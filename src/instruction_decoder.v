==> flow/design.v <==
`timescale 1ns / 1ps
module instruction_decoder(
    input clk,
    input reset,
    input [31:0] instruction,
    output [6:0] opcode,
    output reg [20:0] imm,
    output reg [4:0] rd,
    output reg [4:0] rs1,
    output reg [4:0] rs2,
    output reg [2:0] func3,
    output reg [6:0] func7
    );
    parameter R_type = 0110011,
              I_type = 0010011,
              Load_type = 0000011,
              S_type = 0100011,
              B_type = 1100011,
              J_type = 1100111,
              U_lui = 0110111,
              U_auipc = 0010111;
    assign opcode = instruction[6:0];
    always @(posedge clk) begin 
        case (opcode) 
            R_type : begin
                     func7 <= instruction [31:25];
                     rs2 <= instruction [24:20];
                     rs1 <= instruction [19:15];
                     func3 <= instruction [14:12];
                     rd <= instruction [11:7];
                     imm <= 21'hxxxxx;
                     end
            I_type : begin
                     func7 <= 7'bxxxxxxx;
                     rs2 <= 5'bxxxxx;
                     rs1 <= instruction [19:15];
                     func3 <= instruction [14:12];
                     rd <= instruction [11:7];
                     imm <= {9'b0, instruction [31:20]};
                     end         
            Load_type : begin
                        func7 <= 7'bxxxxxxx;
                        rs2 <= 5'bxxxxx;
                        rs1 <= instruction [19:15];
                        func3 <= instruction [14:12];
                        rd <= instruction [11:7];
                        imm <= {9'b0, instruction [31:20]};
                        end
            S_type : begin
                     func7 <= 7'bxxxxxxx;
                     rs2 <= instruction [24:20];
                     rs1 <= instruction [19:15];
                     func3 <= instruction [14:12];
                     rd <= 5'bxxxxx;
                     imm <= {9'b0, instruction [31:25], instruction [11:7]};
                     end
            B_type : begin
                     func7 <= 7'bxxxxxxx;
                     rs2 <= instruction [24:20];
                     rs1 <= instruction [19:15];
                     func3 <= instruction [14:12];
                     rd <= 5'bxxxxx;
                     imm <= {9'b0,instruction [31], instruction [7], instruction [30:25], instruction[11:8], 1'b0};
                     end
            J_type : begin
                     func7 <= 7'bxxxxxxx;
                     rs2 <= 5'bxxxxx;
                     rs1 <= 5'bxxxxx;
                     func3 <= 3'bxxx;
                     rd <= instruction [11:7];
                     imm <= { instruction [31], instruction [19:12], instruction [20], instruction [30:21], 1'b0};
                     end
              U_lui, U_auipc : begin                                                                                           
                               func7 <= 7'bxxxxxxx;                                                                            
                               rs2 <= 5'bxxxxx;                                                                                
                               rs1 <= 5'bxxxxx;                                                                                
                               func3 <= 3'bxxx;                                                                                
                               rd <= instruction [11:7];                                                                       
                               imm <= {1'b0, instruction [31:12]};    
                               end 
              default : begin                                                                                                                         
                        func7 <= 7'bxxxxxxx;              
                        rs2 <= 5'bxxxxx;                  
                        rs1 <= 5'bxxxxx;                  
                        func3 <= 3'bxxx;                  
                        rd <= 5'bxxxxx;         
                        imm <= 21'bxxxxxxxxxxxxxxxxxxxxx;
                        end
               endcase
      end
endmodule
======== Reports on instruction_decoder ========
The steps from the RTL of instruction_decoder to its reports follow in flow order.
Line numbers count from 1 in the design file above.
Cell names lack the library's common part.
A cell with -- has no value.
inputs
  top ..................................... instruction_decoder
  clock port .............................. clk
  library ................................. sky130hd
  corner .................................. tt_025C_1v80

======== Elaborated design ========
Yosys after proc, flatten, opt, wreduce and memory -nomap, before mapping. Enables and synchronous resets that opt folds into registers are not counted as muxes. Memory bits, and registers merged into a memory's read port (data or address), are not among the register bits. Print and check cells are not counted. Equal cells are merged and count once.
word-level totals
  bits in registers ....................... 25
  latch bits .............................. 0
  RAM bits ................................ 0
  memory bits (read-only) ................. 0
  word width x clocked read ports ......... 0
  memories ................................ 0
  input bits .............................. 34
  output and inout port bits .............. 53
  cells after elaboration ................. 9
cells by class
  add/subtract/negate cells ............... 0
  multiply operators ...................... 0
  div/mod/pow operators ................... 0
  $lt $le $gt $ge ......................... 0
  equal/unequal tests ..................... 1
  shifts and indexed selects .............. 0
  mux-type cells .......................... 4
  bitwise logic cells ..................... 0
  reductions and logical operators ........ 0
operator list
  kind                                                            number
  12-bit two-way mux                                              1
  5-bit two-way mux                                               2
  7-bit by 4-bit equality test with 1-bit output with constant B  1
  3-bit two-way mux                                               1

======== Longest topological paths ========
Longest topological path by Yosys (ltp), each cell counted once; first at word level (registers and memories cut), then after technology mapping (sequential cells cut; the memories' decode and read muxes count).
depth
  depth after elaboration ................. 2
  ABC_AREA ................................ 0
  gate-level depth with buffers ........... 1
  depth with buffers taken out ............ 0

======== After synthesis ========
Source: synth_stat.txt of the flow (Yosys; design flattened, memories mapped). It holds for the ABC_AREA given above (unset counts as 0); a run with the other value may have another netlist.
synthesis totals
  cells in the netlist .................... 54
  cell area after synthesis ............... 714.4 µm²
  area of sequential cells ................ 500.5 µm²
  flip-flop cells ......................... 25
  buffer cells ............................ 28
cell types
  cell type  number  total area (µm²)
  dfxtp_1    25      500.48
  buf_4      28      210.202
  conb_1     1       3.754

======== Timing after synthesis ========
OpenSTA on the mapped netlist: ideal clock, no wires. The path of least setup slack (recovery checks aside). Input and output delay are each 20% of the period. Register names are those of the netlist, which keeps one name where synthesis merged equal registers.
timing path post-synthesis
  path type ............................... register to output
  from .................................... reg func3[0]
  to ...................................... out func3[0]
  clock period ............................ 655 ps
  output delay ............................ 131 ps
  time at the first pin ................... 0 ps
  arrival ................................. 331 ps
  required time ........................... 524 ps
  setup slack ............................. 193 ps
  delay of the path ....................... 331 ps
  stages on the path ...................... 1
  path buffers ............................ 0
  synthesis period reached ................ 462 ps
"delay of the path" is the arrival time less input delay plus setup time.
At an output port there is no setup time.
"stages on the path" counts driving pins, that of a launching flip-flop among them; a cell with two outputs on the path counts twice.
"synthesis period reached" = period - worst setup slack (recovery checks aside). The figure is calculated, with input and output delays left at 20% of the set period.
A register here has more assigning lines than the two given.
on the way, post-synthesis
  cells stage by stage .................... dfxtp_1
  length of the longest elaborated chain .. 0
  elaborated cells on any way between the ends .. 0
  source lines of those cells ............. 0
ends and longest elaborated chain, post-synthesis
  what                line  source
  start: declaration  11    output reg [2:0] func3,
  start: assignment   29    func3 <= instruction [14:12];
  start: assignment   37    func3 <= instruction [14:12];
  end: declaration    11

======== Worst path after layout ========
From the final timing report of stored run 1: the path of least setup slack in the routed layout; clock arrival at registers is part of the times.
The report prints the path's times to 10 ps; the period is as set.
timing path post-layout
  path type ............................... register to output
  from .................................... reg imm[11]
  to ...................................... out imm[11]
  clock period ............................ 430 ps
  output delay ............................ 90 ps
  time at the first pin ................... 310 ps
  arrival ................................. 770 ps
  required time ........................... 340 ps
  setup slack ............................. -430 ps
  stages on the path ...................... 2
  path buffers ............................ 1
A register here has more assigning lines than the two given.
on the way, post-layout
  cells stage by stage .................... dfxtp_1 buf_2
  length of the longest elaborated chain .. 0
  elaborated cells on any way between the ends .. 0
  source lines of those cells ............. 0
ends and longest elaborated chain, post-layout
  what                line  source
  start: declaration  7     output reg [20:0] imm,
  start: assignment   39    imm <= {9'b0, instruction [31:20]};
  start: assignment   47    imm <= {9'b0, instruction [31:20]};
  end: declaration    7

Flow measurements of instruction_decoder on sky130hd: 2 stored runs with different settings, listed in no order. Input and output delays are each 20% of the period that was set; the output load is 0.01 pF.
"period achieved": clock period set for the run, less the worst setup slack. It is reckoned from that one timing run; input and output delays stay at 20% of the period that was set.
"worst setup path time" = time allowed to the worst setup path (clock period - input delay - output delay, where it has them) - its slack; a late launch clock adds to it, a late capture clock takes from it.
By "total power after layout" is meant OpenSTA's value without simulated activity: inputs other than the clock are taken to toggle once in ten clock periods, and the tool carries that through the logic.
"worst setup path time" is given in steps of 10 ps.

---- stored run 1 ----
settings
  period_ns = 0.43
  CAP_MARGIN = 20
  CORE_MARGIN = 2
  CORE_UTILIZATION = 40
  SLEW_MARGIN = 20
results
  standard-cell area after routing ........ 1,066.0 µm²
  final setup TNS ......................... -10,208 ps
  period achieved ......................... 856 ps
  total power after layout ................ 4,010 µW
  worst hold slack after layout ........... 172 ps
  Yosys chip area after synthesis ......... 714.4 µm²
  overall die area ........................ 2,140.0 µm²
  lowest setup slack ...................... -426 ps
  worst setup path time ................... 770 ps
  worst path kind ......................... register to output

---- stored run 2 ----
settings
  period_ns = 0.236
  CORE_UTILIZATION = 26
  PLACE_DENSITY = 0.75
  CORE_ASPECT_RATIO = 0.58
  CORE_MARGIN = 6
  CELL_PAD_IN_SITES_DETAIL_PLACEMENT = 0
  CTS_CLUSTER_DIAMETER = 187
  MAX_ROUTING_LAYER = met5
  CAP_MARGIN = 20
  SLEW_MARGIN = 20
results
  worst setup path time ................... 690 ps
  worst path kind ......................... register to output
  Yosys chip area after synthesis ......... 714.4 µm²
  period achieved ......................... 738 ps
  final setup TNS ......................... -12,480 ps
  lowest setup slack ...................... -502 ps
  standard-cell area after routing ........ 1,193.6 µm²
  worst hold slack after layout ........... -2 ps
  total power after layout ................ 7,999 µW
  overall die area ........................ 4,196.7 µm²
