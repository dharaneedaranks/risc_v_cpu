==> flow/design.v <==
`timescale 1ns / 1ps
module instruction_fetch(
    input clk,
    input reset, 
    input [5:0] jump,
    output [31:0] instruction
    );
    reg [5:0] curr_address;
    wire [5:0] next_address;
    always @(*) begin
        if (reset == 1'b1)
            curr_address = 6'b0;
        else
            curr_address = next_address;
    end 
     pc update_address(.clk(clk), .reset(reset), .address(curr_address), .jump(jump), .next_address(next_address));
    instructions_memory mem(.address(curr_address), .instruction(instruction));
endmodule
`timescale 1ns / 1ps
module instructions_memory(
    input [5:0] address,
    output [31:0] instruction
    );
    reg [31:0] instruction_memory [63:0];
    initial begin 
     instruction_memory[0] = 32'h00000000;
     instruction_memory[1] = 32'h00007033;    
     instruction_memory[2] = 32'h00100093;    
     instruction_memory[3] = 32'h00200113;    
     instruction_memory[4] = 32'h00308193;    
     instruction_memory[5] = 32'h00408213;    
     instruction_memory[6] = 32'h00510293;    
     instruction_memory[7] = 32'h00610313;    
     instruction_memory[8] = 32'h00718393;    
     instruction_memory[9] = 32'h00208433;    
     instruction_memory[10] = 32'h404404B3;    
     instruction_memory[11] = 32'h00317533;   
     instruction_memory[12] = 32'h0041E5B3;   
     instruction_memory[13] = 32'h0041A633;   
     instruction_memory[14] = 32'h007346B3;   
     instruction_memory[15] = 32'h4D34F713;   
     instruction_memory[16] = 32'h8D35E793;   
     instruction_memory[17] = 32'h4D26A813;   
     instruction_memory[18] = 32'h4D244893;   
     instruction_memory[19] = 32'h02B02823;   
     instruction_memory[20] = 32'h03002603;   
    end
    assign instruction = instruction_memory[address[5:0]];
endmodule
`timescale 1ns / 1ps
module pc( input clk,
           input reset,
           input [5:0] address,
           input [5:0] jump,
           output reg [5:0] next_address
    );
    always @(posedge reset or posedge clk) begin
        if (reset == 1'b1)
            next_address <= 6'b0;
        else begin
            if (jump > 6'b0) begin
               next_address <= address + jump;
            end
            else 
                next_address <= address + 1'b1;
         end
    end
endmodule
; ---- Step by step through the tools: instruction_fetch
; What the tools print for instruction_fetch, step after step.
; Lines are those of the file above, counted from 1.
; Operators carry their Yosys type and port widths (W data, S select, Z words).
; Cell names lack the library's common part.
; Not given: n/a
[inputs]
design = instruction_fetch
clk_port = clk
lib = sky130hd
pvt_corner = tt_025C_1v80

; ---- After elaboration
; Yosys after proc, flatten, opt, wreduce and memory -nomap, before mapping. Enables and synchronous resets that opt folds into registers are not counted as muxes. Memory bits, and registers merged into a memory's read port (data or address), are not among the register bits. Print and check cells are not counted. Equal cells are merged and count once.
; Memory sizes are those after Yosys's memory passes, which may raise the word count (mostly to a power of two), join words into wider ones and drop unused or constant bits.
[classes]
addsub = 2
n_cmp = 1
mux = 2
[op_table]
columns = operator, count
row1 = $mux W6, 2
row2 = $add A6 B1 Y6 const B, 1
row3 = $gt A6 B1 Y1 const B, 1
row4 = $add A6 B6 Y6, 1
[word_totals]
register_bits = 6
romBits = 1664
memories = 1
input_bits = 8
word_cells = 7
[memory_table]
columns = memory, size, word_bits, rd, wr, line
row1 = mem.instruction_memory, 64, 26, 1, 0, 24  ; reg [31:0] instruction_memory [63:0];

; ---- Depth
; Yosys ltp: most cells in a row. Word level: on the elaborated netlist, between registers, memories and ports. Mapped: between sequential cells and ports; inverters and the memories' decode and read muxes count.
[logic_depth]
ltp_word = 3
abc_area = 0
depth_mapped = 11
mapped_depth_nobuf = 10

; ---- Synthesis result
; Yosys stat after the flow's synthesis: flattened, memories mapped to cells. It holds for the ABC_AREA given above (unset counts as 0); a run with the other value may have another netlist.
[types]
columns = cell_type, count
row1 = dfrtp_1, 5
row2 = ha_1, 10
row3 = buf_4, 12
row4 = nand2_1, 15
row5 = a21oi_1, 9
row6 = nor2_1, 11
row7 = xnor2_1, 4
row8 = inv_1, 8
row9 = nor2b_1, 4
row10 = a21o_1, 3
row11 = a22oi_1, 3
row12 = buf_6, 2
row13 = fa_1, 1
row14 = nor3_1, 4
row15 = o21ai_0, 4
row16 = nand2b_1, 3
row17 = nor2_2, 3
row18 = a211o_1, 2
; Other cell types: 28; their cells: 37.
[synth_totals]
stdcells = 140
area_um2 = 1041.0
seqArea_um2 = 125.1
ff_cells = 5
buf_cells = 19
; By module: a second synthesis without flattening, with its own total; a netlist apart from the flattened one above.
[unflattened]
cells_unflattened = 135
area_unflattened_um2 = 1093.5
; Rows give one instance, submodules left out.
[modules]
columns = mod, n_inst, cells, area_um2
row1 = instructions_memory, 1, 100, 701.9
row2 = pc, 1, 29, 354.1
row3 = instruction_fetch, 1, 6, 37.5

; ---- Timing after synthesis
; OpenSTA on the mapped netlist: ideal clock, no wires. The path of least setup slack (recovery checks aside). Input and output delay are each 20% of the period. Register names are those of the netlist, which keeps one name where synthesis merged equal registers.
[synth_path]
path_kind = in2out
from = input port reset
to = output port instruction[18]
clock_period_ps = 4940
input_delay_ps = 988
out_delay_ps = 988
t_arrival_ps = 2439
t_required_ps = 3952
slack_ps = 1513
path_delay_ps = 1451
driving_pins = 10
n_path_buf = 2
period_less_setup_slack_ps = 3427
; "path_delay_ps" is the arrival time less input delay plus setup time.
; A path that ends at an output port has no setup time.
; "driving_pins": output pins that drive a net of the path, with the launching flip-flop's if there is one; two outputs of one cell count as two.
; "period_less_setup_slack_ps" = period - worst setup slack (recovery checks aside). The figure is calculated, with input and output delays left at 20% of the set period.
; Between the ends stands the longest chain of elaborated cells between them, by number of cells; it is not shown to be the way that was timed. Of several equally long chains one is given.
; Each line given opens the expression or statement behind the cell; cells for indexed reads and writes are added by Yosys, which also makes memories of some case tables.
; A memory read counts as a cell of the chain, while the word-level depth stops at memories.
[synth_via]
path_cell_list = buf_4 > inv_1 > nand2_1 > inv_1 > ha_1 > buf_2 > nand2_1 > a2bb2oi_2 > nor2_2 > a31o_1
elab_chain_cells = 2
cells_between = 2
lines_between = 2
[synth_lines]
columns = element, line
row1 = "start, declared", 4  ; input reset,
row2 = $mux W6, 11  ; if (reset == 1'b1)
row3 = $mem_v2 Z64 W26, 24  ; reg [31:0] instruction_memory [63:0];
row4 = "end, declared", 6  ; output [31:0] instruction
; Nets of the timed path that keep an RTL name, with a line that drives or declares them; the list need not be complete.
[synth_named_nets]
columns = net, line
row1 = instruction[26], 48  ; assign instruction = instruction_memory[address[5:0]];

; ---- Timing after layout
; Path of least setup slack in the final report of run 1 (OpenROAD, finished layout, wires in). Where an end is a register, its clock arrival counts in the times.
; The report prints the path's times to 10 ps; the period is as set.
[layout_path]
path_kind = reg2out
from = register update_address.next_address[1]
to = output port instruction[8]
clock_period_ps = 1630
out_delay_ps = 330
t_arrival_ps = 1930
t_required_ps = 1300
slack_ps = -620
driving_pins = 9
n_path_buf = 3
; Between the ends stands the longest chain of elaborated cells between them, by number of cells; it is not shown to be the way that was timed. Of several equally long chains one is given.
; A memory read counts as a cell of the chain, while the word-level depth stops at memories.
; A register here has more assigning lines than the two given.
[layout_via]
path_cell_list = dfrtp_1 > nor2b_4 > inv_4 > buf_6 > buf_6 > ha_4 > and2_4 > a211o_1 > buf_2
elab_chain_cells = 2
cells_between = 2
lines_between = 2
[layout_lines]
columns = element, line
row1 = "start, declared", 55  ; output reg [5:0] next_address
row2 = "start, assigned", 62  ; next_address <= address + jump;
row3 = "start, assigned", 65  ; next_address <= address + 1'b1;
row4 = $mux W6, 11  ; if (reset == 1'b1)
row5 = $mem_v2 Z64 W26, 24  ; reg [31:0] instruction_memory [63:0];
row6 = "end, declared", 6  ; output [31:0] instruction

Below are 2 stored runs of the flow (Yosys, OpenROAD; platform sky130hd) on instruction_fetch, each with its settings and what was measured, unordered. Constraints: input delay and output delay 20% of the set period each, output load 0.01 pF.
"achieved_period_ps": clock period set for the run, less the worst setup slack. It is reckoned from that one timing run; input and output delays stay at 20% of the period that was set.

# run 1
==> flow/run.sh <==
#!/bin/bash
# the make line also repeats the synthesis and layout settings of config.mk as NAME=value (left out here)
make -C /OpenROAD-flow-scripts/flow DESIGN_CONFIG=/design/flow/config.mk WORK_HOME=/design/flow/orfs CLKGATE_MAP_FILE= finish
==> flow/config.mk <==
export PLATFORM = sky130hd
export DESIGN_NAME = instruction_fetch
export DESIGN_NICKNAME = instruction_fetch
export VERILOG_FILES = /design/flow/design.v
export SDC_FILE = /design/flow/constraint.sdc
export NUM_CORES = 4
export LEC_CHECK = 0
export CAP_MARGIN = 20
export CELL_PAD_IN_SITES_GLOBAL_PLACEMENT = 0
export CORE_ASPECT_RATIO = 1.62
export CORE_MARGIN = 9
export CORE_UTILIZATION = 35
export CTS_CLUSTER_DIAMETER = 318
export PLACE_DENSITY_LB_ADDON = 0.13
export SETUP_SLACK_MARGIN = 0.27
export SLEW_MARGIN = 20
==> flow/constraint.sdc <==
create_clock -name core_clock -period 1.63 [get_ports {clk}]
set_input_delay 0.3260 -clock core_clock [delete_from_list [all_inputs] [get_ports {clk}]]
set_output_delay 0.3260 -clock core_clock [all_outputs]
set_load 0.01 [all_outputs]

==> run 1: results <==
final_setup_ws_ps=-623
final_die_area_um2=5319.2
achieved_period_ps=2253
post_synth_area_um2=1041.0
final_cell_area_um2=2349.8

# run 2
==> flow/run.sh <==
#!/bin/bash
# the make line also repeats the synthesis and layout settings of config.mk as NAME=value (left out here)
make -C /OpenROAD-flow-scripts/flow DESIGN_CONFIG=/design/flow/config.mk WORK_HOME=/design/flow/orfs CLKGATE_MAP_FILE= finish
==> flow/config.mk <==
export PLATFORM = sky130hd
export DESIGN_NAME = instruction_fetch
export DESIGN_NICKNAME = instruction_fetch
export VERILOG_FILES = /design/flow/design.v
export SDC_FILE = /design/flow/constraint.sdc
export NUM_CORES = 4
export LEC_CHECK = 0
export CAP_MARGIN = 20
export CORE_MARGIN = 2
export CORE_UTILIZATION = 40
export SLEW_MARGIN = 20
==> flow/constraint.sdc <==
create_clock -name core_clock -period 4.58 [get_ports {clk}]
set_input_delay 0.9160 -clock core_clock [delete_from_list [all_inputs] [get_ports {clk}]]
set_output_delay 0.9160 -clock core_clock [all_outputs]
set_load 0.01 [all_outputs]

==> run 2: results <==
final_setup_ws_ps=313
final_die_area_um2=3026.7
achieved_period_ps=4267
post_synth_area_um2=1041.0
final_cell_area_um2=1343.8
